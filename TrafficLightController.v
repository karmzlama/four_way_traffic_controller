==> flow/design.v <==
`timescale 1ns / 1ps
module TrafficLightController(
    input clk,  
    input reset,  
    input ped_ns,  
    input ped_ew,  
    output reg [1:0] ns_light,  
    output reg [1:0] ew_light,  
    output reg ns_walk,  
    output reg ew_walk  
    );
    localparam NS_GREEN = 3'b000;       
    localparam NS_YELLOW = 3'b001;      
    localparam EW_GREEN = 3'b010;       
    localparam EW_YELLOW = 3'b011;      
    localparam ALL_RED_PED = 3'b100;    
    localparam RED = 2'b00;
    localparam YELLOW = 2'b01;
    localparam GREEN = 2'b10;
    localparam NS_GREEN_TIME = 128;       
    localparam EW_GREEN_TIME = 128;       
    localparam YELLOW_TIME = 8;           
    localparam PED_WALK_TIME = 30;        
    localparam PED_REQUEST_DELAY = 16;    
    reg [2:0] current_state, next_state;
    reg [7:0] main_timer;     
    reg [7:0] ped_timer;      
    reg ped_request;
    reg ped_delay_active;
    always @(posedge clk or posedge reset) begin
        if (reset) begin
            current_state <= NS_GREEN;
            main_timer <= NS_GREEN_TIME;
            ped_timer <= 0;
            ped_request <= 0;
            ped_delay_active <= 0;
        end else begin
            current_state <= next_state;
            if ((ped_ns || ped_ew) && !ped_request && !ped_delay_active) begin
                ped_request <= 1;
                ped_delay_active <= 1;
                ped_timer <= PED_REQUEST_DELAY;
            end
            if (ped_delay_active && ped_timer > 0) begin
                ped_timer <= ped_timer - 1;
                if (ped_timer == 1) begin  
                    ped_delay_active <= 0;  
                end
            end
            if (current_state == ALL_RED_PED && next_state != ALL_RED_PED) begin
                ped_request <= 0;
            end
            if (main_timer > 0) begin
                main_timer <= main_timer - 1;
            end
            if (current_state != next_state) begin   
                case (next_state)
                    NS_GREEN: main_timer <= NS_GREEN_TIME;
                    NS_YELLOW: main_timer <= YELLOW_TIME;
                    EW_GREEN: main_timer <= EW_GREEN_TIME;
                    EW_YELLOW: main_timer <= YELLOW_TIME;
                    ALL_RED_PED: main_timer <= PED_WALK_TIME;
                endcase
            end
        end
    end
    always @(*) begin
        next_state = current_state; 
        case (current_state)
            NS_GREEN: begin
                if (main_timer == 0 || (ped_request && !ped_delay_active)) begin
                    next_state = NS_YELLOW;
                end
            end
            NS_YELLOW: begin
                if (main_timer == 0) begin
                    if (ped_request) begin
                        next_state = ALL_RED_PED;
                    end else begin
                        next_state = EW_GREEN;
                    end
                end
            end
            EW_GREEN: begin
                if (main_timer == 0 || (ped_request && !ped_delay_active)) begin
                    next_state = EW_YELLOW;
                end
            end
            EW_YELLOW: begin
                if (main_timer == 0) begin
                    if (ped_request) begin
                        next_state = ALL_RED_PED;
                    end else begin
                        next_state = NS_GREEN;
                    end
                end
            end
            ALL_RED_PED: begin
                if (main_timer == 0) begin
                    next_state = NS_GREEN;   
                end
            end
            default: next_state = NS_GREEN;  
        endcase
    end
    always @(*) begin
        ns_light = RED;
        ew_light = RED;
        ns_walk = 0;   
        ew_walk = 0;   
        case (current_state)
            NS_GREEN: begin
                ns_light = GREEN;
                ew_light = RED;
            end
            NS_YELLOW: begin
                ns_light = YELLOW;
                ew_light = RED;
            end
            EW_GREEN: begin
                ns_light = RED;
                ew_light = GREEN;
            end
            EW_YELLOW: begin
                ns_light = RED;
                ew_light = YELLOW;
            end
            ALL_RED_PED: begin
                ns_light = RED;
                ew_light = RED;
                ns_walk = 1;   
                ew_walk = 1;   
            end
        endcase
    end
endmodule
## From RTL to reports: TrafficLightController

What the tools print for TrafficLightController, step after step.
Lines are those of the file above, counted from 1.
Operators: Yosys type, input widths -> output width; for muxes data width and select width s.
Cell names lack the library's common part.
Not given: n/a

| design | value |
|---|---|
| top module | TrafficLightController |
| clock port | clk |
| cell library | sky130hd |
| timing corner | tt_025C_1v80 |

## Word-level counts

Source: Yosys, flattened and elaborated, memories not mapped. Widths are those after wreduce. Registers that Yosys merges into a memory's read port (data or address) are not register bits. Print and check cells do not count. Equal cells are merged and count once.

| operators by class | value |
|---|---|
| $add $sub $neg | 2 |
| $lt $le $gt $ge | 2 |
| equality and inequality tests | 11 |
| muxes and demuxes | 21 |
| reduce/logical cells | 16 |

Operators with widths:

| cell | number |
|---|---|
| $mux 8 | 4 |
| $pmux 8 s3 | 1 |
| $mux 3 | 7 |
| $sub 8x1->8 const B | 2 |
| $gt 8x1->1 const B | 2 |
| $pmux 3 s5 | 1 |
| $eq 3x2->1 const B | 4 |
| $eq 8x1->1 const B | 1 |
| $logic_not 8->1 | 1 |
| $pmux 2 s2 | 2 |
| $eq 3x1->1 const B | 2 |
| $eq 3x3->1 const B | 2 |
| $logic_not 3->1 | 2 |
| $mux 1 | 6 |
| $logic_and 1x1->1 | 5 |
| $reduce_bool 2->1 | 2 |
| $reduce_or 2->1 | 2 |
| $ne 3x3->1 | 1 |
| $ne 3x3->1 const B | 1 |
| $logic_or 1x1->1 | 2 |
| $logic_not 1->1 | 2 |

| storage and ports | value |
|---|---|
| register bits | 21 |
| input port bits | 4 |
| output and inout port bits | 6 |
| word-level cells | 57 |

## Longest topological paths

Yosys ltp: most cells in a row. Word level: on the elaborated netlist, between registers, memories and ports. Mapped: between sequential cells and ports; inverters and the memories' decode and read muxes count.

| logic depth | value |
|---|---|
| depth after elaboration | 9 |
| ABC_AREA | 0 |
| mapped depth | 6 |
| depth with buffers taken out | 6 |

## After synthesis

Source: synth_stat.txt of the flow (Yosys; design flattened, memories mapped). It holds for the ABC_AREA given above (unset counts as 0); a run with the other value may have another netlist.

| mapped netlist | value |
|---|---|
| standard cells after synthesis | 126 |
| mapped area | 0.0012162 mm^2 |
| sequential part of the area | 0.0005268 mm^2 |
| flip-flops | 21 |
| buffers | 6 |

Cell types:

| cell type | number | total area (um^2) |
|---|---|---|
| dfrtp_1 | 20 | 500.48 |
| ha_1 | 5 | 62.56 |
| mux2i_1 | 6 | 60.058 |
| nand2_1 | 15 | 56.304 |
| nor2_1 | 15 | 56.304 |
| xor2_1 | 4 | 35.034 |
| dfstp_2 | 1 | 26.275 |
| inv_1 | 7 | 26.275 |
| nor3_1 | 5 | 25.024 |
| nor4_4 | 1 | 21.27 |
| o21ai_1 | 4 | 20.019 |
| or3_1 | 3 | 18.768 |
| a21oi_2 | 2 | 17.517 |
| xnor2_1 | 2 | 17.517 |
| nand3_1 | 3 | 15.014 |
| nand3b_1 | 2 | 15.014 |
| nand4b_2 | 1 | 15.014 |
| nor3b_1 | 2 | 15.014 |

Not listed: further types 23, cells in them 28.

## Worst setup path after synthesis

Path of least setup slack by OpenSTA after synthesis, without wires, with an ideal clock, recovery checks aside; 20% of the period is set as input and as output delay. Where synthesis merged equal registers, the netlist keeps one of their names.

| path post-synthesis | value |
|---|---|
| kind | register -> register |
| start | reg ped_timer[0] |
| end | reg ped_timer[2] |
| clock period | 2.24 ns |
| library setup time | 0.079 ns |
| launch time at the first pin | 0.000 ns |
| data arrival time | 1.380 ns |
| required time | 2.161 ns |
| path slack | 0.781 ns |
| path delay | 1.459 ns |
| driving pins on the path | 7 |
| buffers on the path | 0 |
| period reached after synthesis | 1.459 ns |

"path delay" = arrival - input delay + setup time.
"driving pins on the path": output pins that drive a net of the path, with the launching flip-flop's if there is one; two outputs of one cell count as two.
"period reached after synthesis" = period - worst setup slack (recovery checks aside). The figure is calculated, with input and output delays left at 20% of the set period.
Between the ends stands the longest chain of elaborated cells between them, by number of cells; it is not shown to be the way that was timed. Of several equally long chains one is given.
Each line given opens the expression or statement behind the cell; cells for indexed reads and writes are added by Yosys, which also makes memories of some case tables.
At most two assigning lines are given for a register; there are more.

| between the ends, post-synthesis | value |
|---|---|
| path through | dfrtp_1 inv_1 ha_1 nor4b_2 a21boi_1 nand2_1 mux2i_1 |
| cells in the longest elaborated chain | 3 |
| elaborated cells on any way between the ends | 5 |
| RTL lines with such cells | 2 |
| those cells by class | 1 x add/sub; 1 x compare; 1 x mux; 2 x reduce/logical |

RTL lines, path post-synthesis:

| what | RTL line | text |
|---|---|---|
| start: declaration | 27 | `reg [7:0] ped_timer;` |
| start: assignment | 34 | `ped_timer <= 0;` |
| start: assignment | 45 | `ped_timer <= ped_timer - 1;` |
| $gt 8x1->1 | 44 | `if (ped_delay_active && ped_timer > 0) begin` |
| $logic_and 1x1->1 | 44 |  |
| $mux 8 | 44 |  |
| end: assignment | 42 | `ped_timer <= PED_REQUEST_DELAY;` |
| end: assignment | 45 |  |
| end: declaration | 27 |  |

## Path in the finished layout

From the final timing report of job 1: the path of least setup slack in the routed layout; clock arrival at registers is part of the times.

| path after layout | value |
|---|---|
| kind | register -> register |
| start | reg main_timer[5] |
| end | reg current_state[1] |
| clock period | 1.25 ns |
| library setup time | 0.06 ns |
| launch time at the first pin | 0.25 ns |
| data arrival time | 1.74 ns |
| required time | 1.44 ns |
| path slack | -0.29 ns |
| driving pins on the path | 5 |
| buffers on the path | 0 |

Between the ends stands the longest chain of elaborated cells between them, by number of cells; it is not shown to be the way that was timed. Of several equally long chains one is given.
At most two assigning lines are given for a register; there are more.

| between the ends, after layout | value |
|---|---|
| path through | dfrtp_1 nor4_4 nand4_2 or3_4 a21oi_4 |
| cells in the longest elaborated chain | 4 |
| elaborated cells on any way between the ends | 8 |
| those cells by class | 6 x mux; 2 x reduce/logical |

RTL lines, path after layout:

| what | RTL line | text |
|---|---|---|
| start: declaration | 26 | `reg [7:0] main_timer;` |
| start: assignment | 33 | `main_timer <= NS_GREEN_TIME;` |
| start: assignment | 54 | `main_timer <= main_timer - 1;` |
| $logic_not 8->1 | 85 | `if (main_timer == 0 \|\| (ped_request && !ped_delay_active)) begin` |
| $logic_or 1x1->1 | 85 |  |
| $mux 3 | 85 |  |
| $pmux 3 s5 | 69 | `case (current_state)` |
| end: assignment | 32 | `current_state <= NS_GREEN;` |
| end: assignment | 38 | `current_state <= next_state;` |
| end: declaration | 25 | `reg [2:0] current_state, next_state;` |

Add stored flow runs of TrafficLightController

Top module TrafficLightController; platform sky130hd; tools Yosys and OpenROAD; 2 stored runs in no particular order. Input and output delays are each 20% of the period that was set; the output load is 0.01 pF.
"period achieved" means the clock period less the worst setup slack. The figure is calculated, with input and output delays left at 20% of the set period.
"time of the worst setup path" = time allowed to the worst setup path (clock period - input delay - output delay, where it has them) - its slack; a late launch clock adds to it, a late capture clock takes from it.
"power consumption": no workload was simulated; the value follows from the tool's default switching activity.

#### Job 1

| setting | value |
|---|---|
| period_ns | `1.25` |
| CORE_UTILIZATION | `16` |
| SETUP_SLACK_MARGIN | `-0.12` |
| PLACE_DENSITY_LB_ADDON | `0.23` |
| CORE_ASPECT_RATIO | `1.38` |
| CORE_MARGIN | `3` |
| CELL_PAD_IN_SITES_DETAIL_PLACEMENT | `2` |
| TNS_END_PERCENT | `90` |
| CTS_CLUSTER_SIZE | `55` |
| CAP_MARGIN | `15` |
| SLEW_MARGIN | `35` |
| MAX_ROUTING_LAYER | `met4` |

| result | value |
|---|---|
| power consumption | 2.581 mW |
| standard-cell area after layout | 0.0020232 mm^2 |
| lowest setup slack | -0.293 ns |
| period achieved | 1.543 ns |
| netlist area reported by Yosys | 0.0012162 mm^2 |
| area of the die | 0.0086965 mm^2 |
| time of the worst setup path | 1.54 ns |
| type of the worst setup path | register -> register |
| post-route utilization | 28.1 % |

#### Job 2

| setting | value |
|---|---|
| period_ns | `2.75` |
| CORE_UTILIZATION | `27` |
| SETUP_SLACK_MARGIN | `0.14` |
| CORE_ASPECT_RATIO | `0.76` |
| CELL_PAD_IN_SITES_DETAIL_PLACEMENT | `1` |
| GPL_TIMING_DRIVEN | `0` |
| GPL_ROUTABILITY_DRIVEN | `0` |
| CTS_CLUSTER_SIZE | `76` |
| CTS_CLUSTER_DIAMETER | `381` |
| MIN_ROUTING_LAYER | `met1` |
| CAP_MARGIN | `20` |
| CORE_MARGIN | `2` |
| SLEW_MARGIN | `20` |

| result | value |
|---|---|
| lowest setup slack | 0.452 ns |
| time of the worst setup path | 1.75 ns |
| type of the worst setup path | register -> output |
| period achieved | 2.298 ns |
| post-route utilization | 32.6 % |
| power consumption | 0.9026 mW |
| standard-cell area after layout | 0.0014239 mm^2 |
| netlist area reported by Yosys | 0.0012162 mm^2 |
| area of the die | 0.0050624 mm^2 |
